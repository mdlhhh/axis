==> flow/design.v <==
`timescale 1ns / 1ps
module axi_stream_insert_header #(
parameter DATA_WD = 32,
parameter DATA_BYTE_WD = DATA_WD / 8
) (
input clk,
input rst_n,
input valid_in,
input [DATA_WD-1 : 0] data_in,
input [DATA_BYTE_WD-1 : 0] keep_in,
input last_in,
output ready_in,
output reg valid_out,
output reg [DATA_WD-1 : 0] data_out,
output reg [DATA_BYTE_WD-1 : 0] keep_out,
output reg last_out,
input ready_out,
input valid_insert,
input [DATA_WD-1 : 0] header_insert,
input [DATA_BYTE_WD-1 : 0] keep_insert,
output ready_insert
);
reg [DATA_BYTE_WD-1 : 0]    reg_r1_keep_in   ;
reg [DATA_WD-1 : 0]         reg_r1_data      ;
reg                         reg_r1_last      ;
reg                         flag         ;
reg                         valid_r1     ;
wire                        ready_r1     ;
reg [DATA_WD-1 : 0]         reg_data_p2s     ;
reg [DATA_BYTE_WD-1 : 0]    reg_keep_in_p2s  ;
reg [DATA_BYTE_WD-1 : 0]    reg_last_p2s     ;
reg [8-1 : 0]               reg_data_r2      ;
reg                         flag_p2s     ;
reg                         flag_p2s_d1  ;
reg                         flag_p2s_d2  ;
reg                         flag_p2s_d3  ;
reg                         valid_r2     ;
reg                         last_r2      ;
wire                        wire_enbale_p2s   ;
wire                        ready_r2     ;     
reg [DATA_WD-1 : 0]         reg_data_r3      ;
reg [DATA_BYTE_WD-1 : 0]    reg_keep_out_r3  ;
reg [1:0]                   reg_last_posion  ;
reg [1:0]                   cnt_s2p      ;
reg [DATA_WD-1 : 0]         reg_data_s2p     ;
reg                         last_flag    ;
reg                         flag_s2p     ;
reg                         last_r3      ;        
reg                         valid_r3     ;
wire                        ready_r3     ;
assign ready_in = (~valid_r1 || ready_r1 ) & (~flag);
assign ready_insert = (~valid_r1 || ready_r1) & flag;
always @(posedge clk ) 
begin
    if (~rst_n) 
    begin
        flag <= 1;
    end
    else if (valid_insert & ready_insert)
    begin
        flag <= 0;
    end
    else if (valid_in & ready_in & last_in)
    begin
        flag <= 1;
    end
end
always @(posedge clk ) 
begin
    if (~rst_n) 
    begin
        valid_r1 <= 0;
    end 
    else 
    begin
        if (ready_insert) 
        begin
            valid_r1 <= valid_insert;
        end
        else if (ready_in)
        begin
            valid_r1 <= valid_in;
        end
    end    
end
always @(posedge clk ) 
begin
    if (~rst_n) 
    begin
        reg_r1_keep_in <= 0;
        reg_r1_data <= 0;
        reg_r1_last <= 0;
    end    
    else
    begin
        if (valid_insert & ready_insert) 
        begin
            reg_r1_keep_in <= keep_insert;
            reg_r1_data <= header_insert;
            reg_r1_last <= 0;
        end
        else if (valid_in & ready_in)
        begin
            reg_r1_keep_in <= keep_in;
            reg_r1_data <= data_in;
            reg_r1_last <= last_in;
        end
    end
end
assign ready_r1 =  ready_r2 & ~wire_enbale_p2s;
always @(posedge clk ) 
begin
    if (~rst_n)
    begin
        flag_p2s <= 0;
    end
    else if (ready_r1)
    begin
        flag_p2s <= valid_r1;
    end
    else
    begin
        flag_p2s <= 0;
    end
end
always @(posedge clk ) 
begin
    if (~rst_n) 
    begin
        reg_last_p2s <= 0;
        reg_data_p2s <= 0;
        reg_keep_in_p2s <= 0;
    end 
    else 
    begin
        if (valid_r1 & ready_r1) 
        begin
            reg_data_p2s <= reg_r1_data;
            reg_keep_in_p2s <= reg_r1_keep_in;
            if (reg_r1_last) 
            begin
                case (reg_r1_keep_in)
                    4'b1111: reg_last_p2s <= 4'b0001;
                    4'b1110: reg_last_p2s <= 4'b0010;
                    4'b1100: reg_last_p2s <= 4'b0100;
                    4'b1000: reg_last_p2s <= 4'b1000;
                endcase               
            end
        end
    end
end
always @(posedge clk ) 
begin
    flag_p2s_d1 <= flag_p2s;
    flag_p2s_d2 <= flag_p2s_d1;
    flag_p2s_d3 <= flag_p2s_d2;
end
assign wire_enbale_p2s = flag_p2s || flag_p2s_d1 || flag_p2s_d2 || flag_p2s_d3;
always @(posedge clk ) 
begin
    if (wire_enbale_p2s & ready_r2) 
    begin
        reg_keep_in_p2s <= reg_keep_in_p2s << 1;
        reg_data_p2s <= reg_data_p2s << 8;
        reg_last_p2s <= reg_last_p2s << 1;
        reg_data_r2 <= reg_data_p2s[DATA_WD-1:DATA_WD-8];
        valid_r2 <= reg_keep_in_p2s[3];
        last_r2 <= reg_last_p2s[3];
    end   
    else
    begin
        last_r2 <= 0;
        valid_r2 <= 0;
    end 
end
assign ready_r2 = ~valid_r3 || ready_r3;
always @(posedge clk ) 
begin
    if (~rst_n) 
    begin
        valid_r3 <= 0;
    end
    else if (ready_r2)
    begin
        valid_r3 <= flag_s2p;
    end
end
always @(posedge clk ) 
begin
    if (~rst_n) 
    begin
        cnt_s2p <= 0;
        flag_s2p <= 0;
    end 
    else 
    begin
        if (flag_s2p) 
        begin
            reg_data_r3 <= reg_data_s2p;           
            if (last_flag) 
            begin
                last_r3 <= 1;
                reg_keep_out_r3 <= reg_last_posion;
            end
            else
            begin
                last_r3 <= 0;
                reg_keep_out_r3 <= 0;
            end
        end
        if (valid_r2 & ready_r2) 
        begin               
            if (cnt_s2p == 3 || last_r2) 
            begin
                flag_s2p <= 1;
                cnt_s2p <= 0;     
                if (last_r2) 
                begin
                    last_flag <= 1;
                    reg_last_posion <= cnt_s2p;
                end
                else
                begin
                    last_flag <= 0;
                end          
            end 
            else 
            begin
                flag_s2p <= 0;
                cnt_s2p <= cnt_s2p + 1;
            end
            case (cnt_s2p)
                2'b00: reg_data_s2p[DATA_WD-1 :DATA_WD-8 ] <= reg_data_r2;
                2'b01: reg_data_s2p[DATA_WD-9 :DATA_WD-16] <= reg_data_r2;
                2'b10: reg_data_s2p[DATA_WD-17:DATA_WD-24] <= reg_data_r2;
                2'b11: reg_data_s2p[DATA_WD-25:DATA_WD-32] <= reg_data_r2;
            endcase 
        end
        else 
        begin
            flag_s2p <= 0;
        end
    end
end
assign ready_r3 = ~valid_out || ready_out;
always @(posedge clk ) 
begin
    if (~rst_n) 
    begin
        valid_out <= 0;
    end
    else if (ready_r3)
    begin
        valid_out <= valid_r3;
    end
end
always @(posedge clk ) 
begin
    if (~rst_n) 
    begin
        data_out <= 0;
        keep_out <= 0;
        last_out <= 0;
    end 
    else 
    begin
        if (valid_r3 & ready_r3) 
        begin            
            data_out <= reg_data_r3;
            if (last_r3)
            begin
                last_out <= 1;
                case (reg_last_posion)
                    0: keep_out <= 4'b1000;
                    1: keep_out <= 4'b1100;
                    2: keep_out <= 4'b1110;
                    3: keep_out <= 4'b1111;
                endcase
            end
            else
            begin
                last_out <= 0;
                keep_out <= 4'b1111;
            end
        end
    end
end
endmodule
## Step by step through the tools: axi_stream_insert_header

Tool output for the design above, in the order of the flow.
Lines are those of the file above, counted from 1.
Operators: Yosys type, input widths -> output width; for muxes data width and select width s.
Not given: -

| inputs | value |
|---|---|
| top module | axi_stream_insert_header |
| clock port | clk |
| standard-cell library | sky130hd |
| library corner | tt_025C_1v80 |

## Word-level counts

Counts by Yosys on the flattened word-level netlist (proc, flatten, opt, wreduce; memories kept). Register bits leave out memories and registers merged into their read ports (data or address). Print and check cells are left out. Cells with the same type and inputs are merged into one.

| word-level totals | value |
|---|---|
| clocked read ports x word width | 0 |
| bits in latches | 0 |
| RAM bits | 0 |
| register bits | 6 |
| output and inout port bits | 40 |
| memories kept | 0 |
| input port bits | 78 |
| bits in read-only memories | 0 |
| word-level cells | 25 |

| cells by class | value |
|---|---|
| divide/modulo/power cells | 0 |
| bitwise logic cells | 8 |
| multipliers | 0 |
| multiplexer cells | 4 |
| equality and inequality tests | 0 |
| $add $sub $neg | 0 |
| reductions and logical operators | 7 |
| magnitude comparators | 0 |
| shift operators | 0 |

Operators by type and width:

| kind | number |
|---|---|
| $and 1x1->1 | 5 |
| $logic_or 1x1->1 | 4 |
| $reduce_bool 2->1 | 2 |
| $mux 1 | 4 |
| $not 1->1 | 3 |
| $reduce_and 2->1 | 1 |

## Longest topological paths

Longest topological path by Yosys (ltp), each cell counted once; first at word level (registers and memories cut), then after technology mapping (sequential cells cut; the memories' decode and read muxes count).

| logic depth | value |
|---|---|
| depth in word-level cells | 10 |
| ABC_AREA | 0 |
| depth in mapped cells | 3 |
| depth with buffers taken out | 3 |

## After synthesis

The flow's flattened synthesis, as Yosys stat reports it; memories are mapped. The netlist is that of the ABC_AREA named above (0 if unset); the other value can give another one.

| mapped netlist | value |
|---|---|
| area of sequential cells | 0.0001201 mm2 |
| cell area after synthesis | 0.0004967 mm2 |
| cells in the netlist | 55 |
| buffer cells | 38 |
| flip-flop cells | 6 |

Cell types:

| type | number | total area (um2) |
|---|---|---|
| sky130_fd_sc_hd__buf_4 | 38 | 285.274 |
| sky130_fd_sc_hd__dfxtp_1 | 6 | 120.115 |
| sky130_fd_sc_hd__o41ai_4 | 1 | 27.526 |
| sky130_fd_sc_hd__and3_1 | 2 | 12.512 |
| sky130_fd_sc_hd__mux2i_1 | 1 | 10.01 |
| sky130_fd_sc_hd__a21boi_0 | 1 | 7.507 |
| sky130_fd_sc_hd__a31oi_1 | 1 | 6.256 |
| sky130_fd_sc_hd__and2_1 | 1 | 6.256 |
| sky130_fd_sc_hd__nor2b_1 | 1 | 6.256 |
| sky130_fd_sc_hd__nor4_1 | 1 | 6.256 |
| sky130_fd_sc_hd__o21ai_1 | 1 | 5.005 |
| sky130_fd_sc_hd__conb_1 | 1 | 3.754 |

## Path before layout

Source: OpenSTA report_checks on the synthesized netlist (no wires, ideal clock, input and output delay 20% of the period each), path of least setup slack; recovery checks are left aside. Register names are those of the netlist, which keeps one name where synthesis merged equal registers.

| timing path after synthesis | value |
|---|---|
| kind | register to output |
| from | register flag_p2s_d3 |
| to | output port ready_in |
| delay of the path | 954 ps |
| output delay | 238 ps |
| arrival | 954 ps |
| buffers on the path | 0 |
| period | 1190 ps |
| stages | 3 |
| time at the first pin | 0 ps |
| required time | 952 ps |
| slack | -2 ps |
| synthesis period reached | 1192 ps |

"delay of the path" = arrival - input delay + setup time.
A path that ends at an output port has no setup time.
"stages" counts driving pins, that of a launching flip-flop among them; a cell with two outputs on the path counts twice.
"synthesis period reached" = period - worst setup slack (recovery checks aside). The figure is calculated, with input and output delays left at 20% of the set period.
The rows between start and end are the longest chain of elaborated cells between them; the timing report does not say that the signal goes this way. Where chains are equally long, one stands for them.
Each line given opens the expression or statement behind the cell; cells for indexed reads and writes are added by Yosys, which also makes memories of some case tables.

| on the way, after synthesis | value |
|---|---|
| path through | sky130_fd_sc_hd__dfxtp_1 > sky130_fd_sc_hd__o41ai_4 > sky130_fd_sc_hd__nor2b_1 |
| length of the longest elaborated chain | 4 |
| elaborated cells on any way between the ends | 4 |
| classes of those cells | 2 x logic; 2 x reduce/logical |

Ends and longest elaborated chain, after synthesis:

| element | RTL line | RTL |
|---|---|---|
| start: declaration | 36 | `reg                         flag_p2s_d3  ;` |
| start: assignment | 156 | `flag_p2s_d3 <= flag_p2s_d2;` |
| $logic_or 1x1->1 | 158 | `assign wire_enbale_p2s = flag_p2s \|\| flag_p2s_d1 \|\| flag_p2s_d2 \|\| flag_p2s_d3;` |
| $not 1->1 | 110 | `assign ready_r1 =  ready_r2 & ~wire_enbale_p2s;` |
| $logic_or 1x1->1 | 51 | `assign ready_in = (~valid_r1 \|\| ready_r1 ) & (~flag);` |
| $and 1x1->1 | 51 |  |
| end: declaration | 12 | `output ready_in,` |

## Timing after layout

From the final timing report of flow run 1: the path of least setup slack in the routed layout; clock arrival at registers is part of the times.
The path's times are printed in steps of 10 ps; the period is the one set.

| timing path post-layout | value |
|---|---|
| kind | register to output |
| from | register flag_p2s_d2 |
| to | output port ready_in |
| time at the first pin | 240 ps |
| stages | 4 |
| arrival | 1240 ps |
| required time | 980 ps |
| output delay | 240 ps |
| slack | -260 ps |
| buffers on the path | 1 |
| period | 1220 ps |

The rows between start and end are the longest chain of elaborated cells between them; the timing report does not say that the signal goes this way. Where chains are equally long, one stands for them.

| on the way, post-layout | value |
|---|---|
| path through | sky130_fd_sc_hd__dfxtp_2 > sky130_fd_sc_hd__o41ai_4 > sky130_fd_sc_hd__nor2b_4 > sky130_fd_sc_hd__buf_6 |
| length of the longest elaborated chain | 5 |
| elaborated cells on any way between the ends | 5 |
| classes of those cells | 2 x logic; 3 x reduce/logical |

Ends and longest elaborated chain, post-layout:

| element | RTL line | RTL |
|---|---|---|
| start: declaration | 35 | `reg                         flag_p2s_d2  ;` |
| start: assignment | 155 | `flag_p2s_d2 <= flag_p2s_d1;` |
| $logic_or 1x1->1 x2 | 158 | `assign wire_enbale_p2s = flag_p2s \|\| flag_p2s_d1 \|\| flag_p2s_d2 \|\| flag_p2s_d3;` |
| $not 1->1 | 110 | `assign ready_r1 =  ready_r2 & ~wire_enbale_p2s;` |
| $logic_or 1x1->1 | 51 | `assign ready_in = (~valid_r1 \|\| ready_r1 ) & (~flag);` |
| $and 1x1->1 | 51 |  |
| end: declaration | 12 | `output ready_in,` |

==> results <==
Settings and measured results of 2 stored flow runs for module axi_stream_insert_header (sky130hd), not sorted in any way. The constraints put input and output delay at 20% of the set period each and load the outputs with 0.01 pF.
"achieved period" means the clock period less the worst setup slack. The figure is calculated, with input and output delays left at 20% of the set period.
"worst setup path time" is the time allowed to the run's worst setup path (the clock period less input and output delay, where it has them) less its slack. Clock arrival times count: a late capture clock shortens it, a late launch clock lengthens it.
"power consumption" is the tool's figure for a default switching activity; nothing was simulated.
"worst setup path time" is given in steps of 10 ps.
Among the settings, n/a means not set for that run.
Results: n/a = not shown.

| run | period_ns | SETUP_SLACK_MARGIN | CAP_MARGIN | CORE_MARGIN | CORE_UTILIZATION | SLEW_MARGIN | PLACE_DENSITY | HOLD_SLACK_MARGIN | CORE_ASPECT_RATIO | CELL_PAD_IN_SITES_GLOBAL_PLACEMENT | CELL_PAD_IN_SITES_DETAIL_PLACEMENT | TNS_END_PERCENT | GPL_TIMING_DRIVEN | CTS_CLUSTER_SIZE | CTS_CLUSTER_DIAMETER | achieved period (ps) | area of the standard cells in the finished layout (mm2) | netlist area reported by Yosys (mm2) | final utilization | worst setup slack after layout (ps) | worst setup path time (ps) | kind of the worst setup path | power consumption (mW) | smallest hold slack (ps) | full die area (mm2) | final setup TNS (ps) |
|---|---|---|---|---|---|---|---|---|---|---|---|---|---|---|---|---|---|---|---|---|---|---|---|---|---|---|
| flow run 1 | 1.22 | 0.07 | 20 | 2 | 40 | 20 | n/a | n/a | n/a | n/a | n/a | n/a | n/a | n/a | n/a | 1483 | 0.0005067 | 0.0004967 | 0.45 | -263 | 1240 | register to output | 0.5600 | 498 | 0.0015398 | -511 |
| flow run 2 | 1.11 | -0.03 | 10 | 2 | 54 | 20 | 0.72 | -0.03 | 0.58 | 2 | 1 | 45 | 0 | 76 | 223 | n/a | n/a | n/a | n/a | n/a | n/a | n/a | n/a | n/a | n/a | n/a |

Flow run 2: no final report: floorplanning broke off with PDN-0185
